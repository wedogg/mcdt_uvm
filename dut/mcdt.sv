==> flow/design.v <==
module arbiter(
input                    clk_i,
input                    rstn_i,
input  [31:0]            slv0_data_i,
input  [31:0]            slv1_data_i,
input  [31:0]            slv2_data_i,
input                    slv0_req_i,
input                    slv1_req_i,
input                    slv2_req_i,
input                    slv0_val_i,
input                    slv1_val_i,
input                    slv2_val_i,
output                   a2s0_ack_o,
output                   a2s1_ack_o,
output                   a2s2_ack_o,
output                   data_val_o,
output [1:0]             arb_id_o,
output [31:0]            arb_data_o       
);
reg                   data_val_r;
reg [1:0]             arb_id_r;
reg [31:0]            arb_data_r;
reg [2:0]             c_state;
reg [2:0]             n_state;
parameter   IDLE = 3'b000,
            GRANT0 = 3'b001,
            GRANT1 = 3'b010,
            GRANT2 = 3'b100;
always @ (posedge clk_i or negedge rstn_i)
begin
  if (!rstn_i) c_state <= IDLE;
  else c_state <= n_state;
end 
always @ (*)
begin
  if (!rstn_i) n_state = IDLE;  
  else 
    case (c_state)
      IDLE :  if (slv0_req_i) n_state = GRANT0;
              else if (slv1_req_i) n_state = GRANT1;
              else if (slv2_req_i) n_state = GRANT2;
              else n_state = IDLE;
     GRANT0 : if (slv1_req_i) n_state = GRANT1;
              else if (slv2_req_i) n_state = GRANT2;
              else if (slv0_req_i) n_state = GRANT0;
              else n_state = IDLE;
     GRANT1 : if (slv2_req_i) n_state = GRANT2;
              else if (slv0_req_i) n_state = GRANT0;
              else if (slv1_req_i) n_state = GRANT1;
              else n_state = IDLE;
    GRANT2 : if (slv0_req_i) n_state = GRANT0;
             else if (slv1_req_i) n_state = GRANT1;
             else if (slv2_req_i) n_state = GRANT2;
             else n_state = IDLE;
    default : n_state = IDLE;
    endcase
end 
assign {a2s2_ack_o,a2s1_ack_o,a2s0_ack_o} =  c_state;
always @ (*)
begin 
if (!rstn_i) begin
    data_val_r = 1'b0;
    arb_id_r = 2'b11;
    arb_data_r = 32'hffff_ffff;
  end 
  else 
	case ({slv2_val_i,slv1_val_i,slv0_val_i})			
	3'b001 : begin
				data_val_r = slv0_val_i;
            arb_id_r = 2'b00;
            arb_data_r = slv0_data_i;
				end
	3'b010 : begin
            data_val_r = slv1_val_i;
            arb_id_r = 2'b01;
            arb_data_r = slv1_data_i;
            end 
	3'b100 : begin
            data_val_r = slv2_val_i;
            arb_id_r = 2'b10;
            arb_data_r = slv2_data_i;
            end 
	default : begin
				data_val_r = 1'b0;
				arb_id_r = 2'b11;
				arb_data_r = 32'hffff_ffff;	
				end 
	endcase 
end 
assign data_val_o = data_val_r;
assign arb_data_o = arb_data_r;
assign arb_id_o = arb_id_r;
endmodule
module mcdt (
input                 clk_i,
input                 rstn_i,
input   [31:0]        ch0_data_i,
input                 ch0_valid_i,
output                ch0_ready_o,
output  [5:0]         ch0_margin_o,
input   [31:0]        ch1_data_i,
input                 ch1_valid_i,
output                ch1_ready_o,
output  [5:0]         ch1_margin_o,
input   [31:0]        ch2_data_i,
input                 ch2_valid_i,
output                ch2_ready_o,
output  [5:0]         ch2_margin_o,
output  [31:0]        mcdt_data_o,
output                mcdt_val_o,
output  [1:0]         mcdt_id_o);
wire a2s0_ack_s;
wire [31:0] slv0_data_s;
wire slv0_val_s;
wire slv0_req_s;
wire a2s1_ack_s;
wire [31:0] slv1_data_s;
wire slv1_val_s;
wire slv1_req_s;
wire a2s2_ack_s;
wire [31:0] slv2_data_s;
wire slv2_val_s;
wire slv2_req_s;
slave_fifo inst_slva_fifo_0 (
            .clk_i (clk_i),
            .rstn_i (rstn_i),
            .chx_data_i (ch0_data_i),
            .a2sx_ack_i (a2s0_ack_s),
            .chx_valid_i (ch0_valid_i),
            .slvx_data_o (slv0_data_s),
            .slvx_margin_o (ch0_margin_o),
            .chx_ready_o (ch0_ready_o),
            .slvx_val_o (slv0_val_s),
            .slvx_req_o (slv0_req_s)
);
slave_fifo inst_slva_fifo_1 (
            .clk_i (clk_i),
            .rstn_i (rstn_i),
            .chx_data_i (ch1_data_i),
            .a2sx_ack_i (a2s1_ack_s),
            .chx_valid_i (ch1_valid_i),
            .slvx_data_o (slv1_data_s),
            .slvx_margin_o (ch1_margin_o),
            .chx_ready_o (ch1_ready_o),
            .slvx_val_o (slv1_val_s),
            .slvx_req_o (slv1_req_s)
);
slave_fifo inst_slva_fifo_2 (
            .clk_i (clk_i),
            .rstn_i (rstn_i),
            .chx_data_i (ch2_data_i),
            .a2sx_ack_i (a2s2_ack_s),
            .chx_valid_i (ch2_valid_i),
            .slvx_data_o (slv2_data_s),
            .slvx_margin_o (ch2_margin_o),
            .chx_ready_o (ch2_ready_o),
            .slvx_val_o (slv2_val_s),
            .slvx_req_o (slv2_req_s)
);
arbiter inst_arbiter (
            .clk_i(clk_i),
            .rstn_i(rstn_i),
            .slv0_data_i(slv0_data_s),
            .slv1_data_i(slv1_data_s),
            .slv2_data_i(slv2_data_s),
            .slv0_req_i(slv0_req_s),
            .slv1_req_i(slv1_req_s),
            .slv2_req_i(slv2_req_s),
            .slv0_val_i(slv0_val_s),
            .slv1_val_i(slv1_val_s),
            .slv2_val_i(slv2_val_s),
            .a2s0_ack_o(a2s0_ack_s),
            .a2s1_ack_o(a2s1_ack_s),
            .a2s2_ack_o(a2s2_ack_s),
            .data_val_o(mcdt_val_o),
            .arb_id_o(mcdt_id_o),
            .arb_data_o(mcdt_data_o)   
);
endmodule 
module slave_fifo (
input                       clk_i,                   
input                       rstn_i,                  
input [31:0]                chx_data_i,              
input                       a2sx_ack_i,              
input                       chx_valid_i,             
output reg [31:0]           slvx_data_o,             
output [5:0]                slvx_margin_o,           
output reg                  chx_ready_o,             
output reg                  slvx_val_o,              
output reg                  slvx_req_o               
);     
reg [5:0] wr_pointer_r;
reg [5:0] rd_pointer_r;
reg [31:0] mem [0:31];  
wire full_s, empty_s, rd_en_s ;
wire [5:0] data_cnt_s;
assign full_s = ({~wr_pointer_r[5],wr_pointer_r[4:0]}==rd_pointer_r);
assign empty_s = (wr_pointer_r == rd_pointer_r);
assign data_cnt_s = (6'd32 - (wr_pointer_r - rd_pointer_r));
assign slvx_margin_o = data_cnt_s;
assign rd_en_s = a2sx_ack_i;
always @ (*)  
begin
if (!full_s) chx_ready_o = 1'b1;                   
else chx_ready_o = 1'b0;
end
always @ (*)  
begin 
  if (!rstn_i) slvx_req_o = 1'b0;
  else if (!empty_s) slvx_req_o = 1'b1;            
  else slvx_req_o = 1'b0;
end 
always @ (posedge clk_i or negedge rstn_i)
begin : WRITE_POINTER
  if (!rstn_i) begin
    wr_pointer_r <= 6'b0000;
  end else 
  if (chx_valid_i && chx_ready_o) begin
    wr_pointer_r <= wr_pointer_r + 6'b0001;
  end
end
always @ (posedge clk_i or negedge rstn_i)
begin : READ_POINTER
  if (!rstn_i) begin
    rd_pointer_r <= 6'b0000;
  end else 
  if (rd_en_s && (!empty_s)) begin
    rd_pointer_r <= rd_pointer_r + 6'b0001;
  end
end
always @ (posedge clk_i or negedge rstn_i)
begin
  if (!rstn_i) slvx_val_o <= 1'b0;
  else if (rd_en_s && (!empty_s))
    slvx_val_o <= 1'b1;
    else slvx_val_o <= 1'b0;
end 
always  @ (posedge clk_i )
begin : READ_DATA 
  if (rstn_i && rd_en_s && (!empty_s)) begin
    slvx_data_o <= mem[rd_pointer_r[4:0]];
  end
end
always @ (posedge clk_i)
begin : MEM_WRITE
	if (rstn_i && chx_valid_i && chx_ready_o) begin
	  mem[wr_pointer_r[4:0]] <= chx_data_i;
	 end
end
endmodule 
; ---- Step by step through the tools: mcdt
; What the tools print for mcdt, step after step.
; Line numbers count from 1 in the design file above.
; Cell names lack the library's common part.
; A cell with -- has no value.
[inputs]
top_module = mcdt
clk_port = clk_i
library = sky130hd
corner = tt_025C_1v80

; ---- Word level
; Yosys after proc, flatten, opt, wreduce and memory -nomap, before mapping. Enables and synchronous resets that opt folds into registers are not counted as muxes. Memory bits, and registers merged into a memory's read port (data or address), are not among the register bits. Print and check cells are not counted. Equal cells are merged and count once.
; Memory sizes are those after Yosys's memory passes, which may raise the word count (mostly to a power of two), join words into wider ones and drop unused or constant bits.
[op_classes]
add_sub_neg = 12
mul = 0
n_div = 0
compare = 0
eq_ne = 12
n_shift = 0
muxes = 38
n_logic = 3
reduce_logical = 23
[ops]
columns = op, n
row1 = 32-bit two-way mux, 4
row2 = 32-bit case mux with 3-bit select, 1
row3 = 6-bit by 1-bit adder with 6-bit output with constant B, 6
row4 = 6-bit equality test, 6
row5 = 3-bit two-way mux, 8
row6 = 1-bit logical AND, 18
row7 = 6-bit subtractor, 3
row8 = 6-bit subtractor with constant A, 3
row9 = 1-bit two-way mux, 17
row10 = 5-bit two-way mux, 3
row11 = 3-bit case mux with 3-bit select, 1
row12 = 3-bit by 1-bit equality test with 1-bit output with constant B, 2
row13 = 3-bit by 2-bit equality test with 1-bit output with constant B, 2
row14 = 3-bit equality test with constant B, 2
row15 = 2-bit case mux with 3-bit select, 1
row16 = 2-bit two-way mux, 2
row17 = 1-bit inverter, 3
row18 = 1-bit zero test, 3
row19 = 3-bit zero test, 1
row20 = 1-bit case mux with 3-bit select, 1
row21 = 2-bit OR reduction, 1
[bits]
regBits = 42
latchBits = 0
ramBits = 3072
rom_bits = 0
clocked_rd_ports_x_width = 96
mem_count = 3
inputBits = 101
output_inout_bits = 56
elab_cells = 101
[memory_table]
columns = memory, words, word_bits, read_ports, wr, line_no
row1 = inst_slva_fifo_0.mem, 32, 32, 1, 1, 194  ; reg [31:0] mem [0:31];
row2 = inst_slva_fifo_1.mem, 32, 32, 1, 1, 194
row3 = inst_slva_fifo_2.mem, 32, 32, 1, 1, 194

; ---- Depth
; Longest topological path by Yosys (ltp), each cell counted once; first at word level (registers and memories cut), then after technology mapping (sequential cells cut; the memories' decode and read muxes count).
[logic_depth]
depth_word = 8
ABC_AREA = 0
ltp_mapped = 13
ltp_nobuf = 8

; ---- After synthesis
; Source: synth_stat.txt of the flow (Yosys; design flattened, memories mapped). It holds for the ABC_AREA given above (unset counts as 0); a run with the other value may have another netlist.
[by_type]
columns = cell_type, n, type_area_um2
row1 = edfxtp_1, 3168, 9.51E+04
row2 = mux4_2, 498, 1.12E+04
row3 = mux2i_1, 554, 5.55E+03
row4 = a221oi_1, 168, 1.47E+03
row5 = mux2_2, 103, 1.16E+03
row6 = dfrtp_1, 42, 1.05E+03
row7 = o221ai_1, 96, 840.806
row8 = a22oi_1, 110, 825.792
row9 = clkbuf_1, 187, 701.923
row10 = a211oi_1, 78, 585.562
row11 = buf_6, 47, 529.258
row12 = ha_1, 42, 525.504
row13 = o22ai_1, 78, 487.968
row14 = nor2_1, 109, 409.142
row15 = xnor2_1, 42, 367.853
row16 = buf_4, 48, 360.346
row17 = nor3_2, 34, 340.326
row18 = buf_2, 59, 295.283
; Other cell types: 38; their cells: 406.
[mapped]
mapped_cells = 5869
synth_area_um2 = 124348.0
sequential_area_um2 = 96182.2
ff_cells = 3210
buf_cells = 365
; By module: a second synthesis without flattening, with its own total; a netlist apart from the flattened one above.
[unflattened]
cells_unflattened = 5925
hier_area_um2 = 123857.5
; Each row is one instance without its submodules.
[by_module]
columns = module, n_inst, cells, mod_area_um2, mod_seq_area_um2
row1 = slave_fifo, 3, 1916, 40954.3, 32035.7
row2 = arbiter, 1, 177, 994.7, 75.1
row3 = mcdt, 1, 0, 0.0, 0.0

; ---- Timing after synthesis
; Source: OpenSTA report_checks on the synthesized netlist (no wires, ideal clock, input and output delay 20% of the period each), path of least setup slack; recovery checks are left aside. Register names are those of the netlist, which keeps one name where synthesis merged equal registers.
[synth_path]
kind = register -> register
from = register inst_slva_fifo_2.rd_pointer_r[0]
to = memory inst_slva_fifo_2.mem[12][0]
period_ps = 5780
setup_ps = 421
t_first_pin_ps = 0
t_arrival_ps = 3975
required_time_ps = 5359
setup_slack_ps = 1384
delay_ps = 4396
path_stages = 13
n_path_buf = 6
synth_period_reached_ps = 4396
; "delay_ps" is the arrival time less input delay plus setup time.
; "path_stages" counts driving pins, that of a launching flip-flop among them; a cell with two outputs on the path counts twice.
; "synth_period_reached_ps" = period - worst setup slack (recovery checks aside). The figure is calculated, with input and output delays left at 20% of the set period.
; The rows between start and end are the longest chain of elaborated cells between them; the timing report does not say that the signal goes this way. Where chains are equally long, one stands for them.
; Each line given opens the expression or statement behind the cell; cells for indexed reads and writes are added by Yosys, which also makes memories of some case tables.
; Only ways into the end's enable, where the timed path ends, are counted here.
[synth_between]
path_cell_list = dfrtp_1 buf_6 buf_6 buf_4 buf_4 inv_1 ha_1 and4_1 clkbuf_1 a31oi_1 clkbuf_1 nand3_1 nor2_1
elab_chain_cells = 4
cells_between = 5
cone_lines = 3
classes_between = eq/ne (1); mux (3); reduce/logical (1)
[synth_rtl]
columns = item, line_no
row1 = from (decl), 193  ; reg [5:0] rd_pointer_r;
row2 = from (assign), 225  ; rd_pointer_r <= 6'b0000;
row3 = from (assign), 228  ; rd_pointer_r <= rd_pointer_r + 6'b0001;
row4 = 6-bit equality test, 197  ; assign full_s = ({~wr_pointer_r[5],wr_pointer_r[4:0]}==rd_pointer_r);
row5 = 1-bit two-way mux, 204  ; if (!full_s) chx_ready_o = 1'b1;
row6 = 1-bit logical AND, 246  ; if (rstn_i && chx_valid_i && chx_ready_o) begin
row7 = 5-bit two-way mux, 246
row8 = to (decl), 194  ; reg [31:0] mem [0:31];

; ---- Worst path after layout
; Path of least setup slack in the final report of entry A (OpenROAD, finished layout, wires in). Where an end is a register, its clock arrival counts in the times.
; The report prints the path's times to 10 ps; the period is as set.
[layout_path]
kind = register -> output
from = register inst_slva_fifo_1.rd_pointer_r[0]
to = output port ch1_margin_o[5]
period_ps = 6900
output_delay_ps = 1380
t_first_pin_ps = 880
t_arrival_ps = 3950
required_time_ps = 5520
setup_slack_ps = 1570
path_stages = 10
n_path_buf = 1
; The rows between start and end are the longest chain of elaborated cells between them; the timing report does not say that the signal goes this way. Where chains are equally long, one stands for them.
[layout_between]
path_cell_list = dfrtp_4 inv_1 ha_1 inv_1 ha_1 fa_1 a21o_1 a21oi_1 xnor2_2 clkdlybuf4s50_1
elab_chain_cells = 2
cells_between = 2
cone_lines = 1
classes_between = add/sub (2)
[layout_rtl]
columns = item, line_no
row1 = from (decl), 193  ; reg [5:0] rd_pointer_r;
row2 = from (assign), 225  ; rd_pointer_r <= 6'b0000;
row3 = from (assign), 228  ; rd_pointer_r <= rd_pointer_r + 6'b0001;
row4 = 6-bit subtractor (2 in a row), 199  ; assign data_cnt_s = (6'd32 - (wr_pointer_r - rd_pointer_r));
row5 = to (decl), 104  ; output  [5:0]         ch1_margin_o,

; Record of 2 stored runs of the RTL-to-layout flow on mcdt, platform sky130hd. The runs are unordered. Constraints: input delay and output delay 20% of the set period each, output load 0.01 pF.
; By "timing.worst_path_ps" is meant the share of the clock period that the worst setup path is allowed (20% is reserved at inputs, 20% at outputs), minus its slack. Clock arrival times at its registers enter into it.
; By "power.total_mw" is meant OpenSTA's value without simulated activity: inputs other than the clock are taken to toggle once in ten clock periods, and the tool carries that through the logic.
; "timing.worst_path_ps" is given in steps of 10 ps.

[entry A: settings]
period_ns = 6.9
CORE_UTILIZATION = 43
SETUP_SLACK_MARGIN = 1.45
TNS_END_PERCENT = 70
ABC_AREA = 0
GPL_ROUTABILITY_DRIVEN = 0
CTS_CLUSTER_SIZE = 29
CAP_MARGIN = 30
MIN_ROUTING_LAYER = met2
MAX_ROUTING_LAYER = met5
CORE_MARGIN = 2
SLEW_MARGIN = 20
[entry A: results]
synthesis_area_um2 = 124348.0
design.die.area_um2 = 293498.0
stdcell_area_um2 = 143119.0
fin_ws_ps = 1574
tns_setup_ps = 0
power.total_mw = 59.703
timing.worst_path_ps = 3950
worst_path_kind = register -> output

[entry B: settings]
period_ns = 7.52
CORE_UTILIZATION = 53
SETUP_SLACK_MARGIN = -0.11
PLACE_DENSITY_LB_ADDON = 0.18
CORE_MARGIN = 9
CELL_PAD_IN_SITES_GLOBAL_PLACEMENT = 3
CELL_PAD_IN_SITES_DETAIL_PLACEMENT = 2
TNS_END_PERCENT = 90
ABC_AREA = 0
GPL_TIMING_DRIVEN = 0
GPL_ROUTABILITY_DRIVEN = 0
CTS_CLUSTER_SIZE = 14
SLEW_MARGIN = 20
MIN_ROUTING_LAYER = met2
CAP_MARGIN = 20
[entry B: results]
outcome = did not finish, placement stopped with DPL-0033
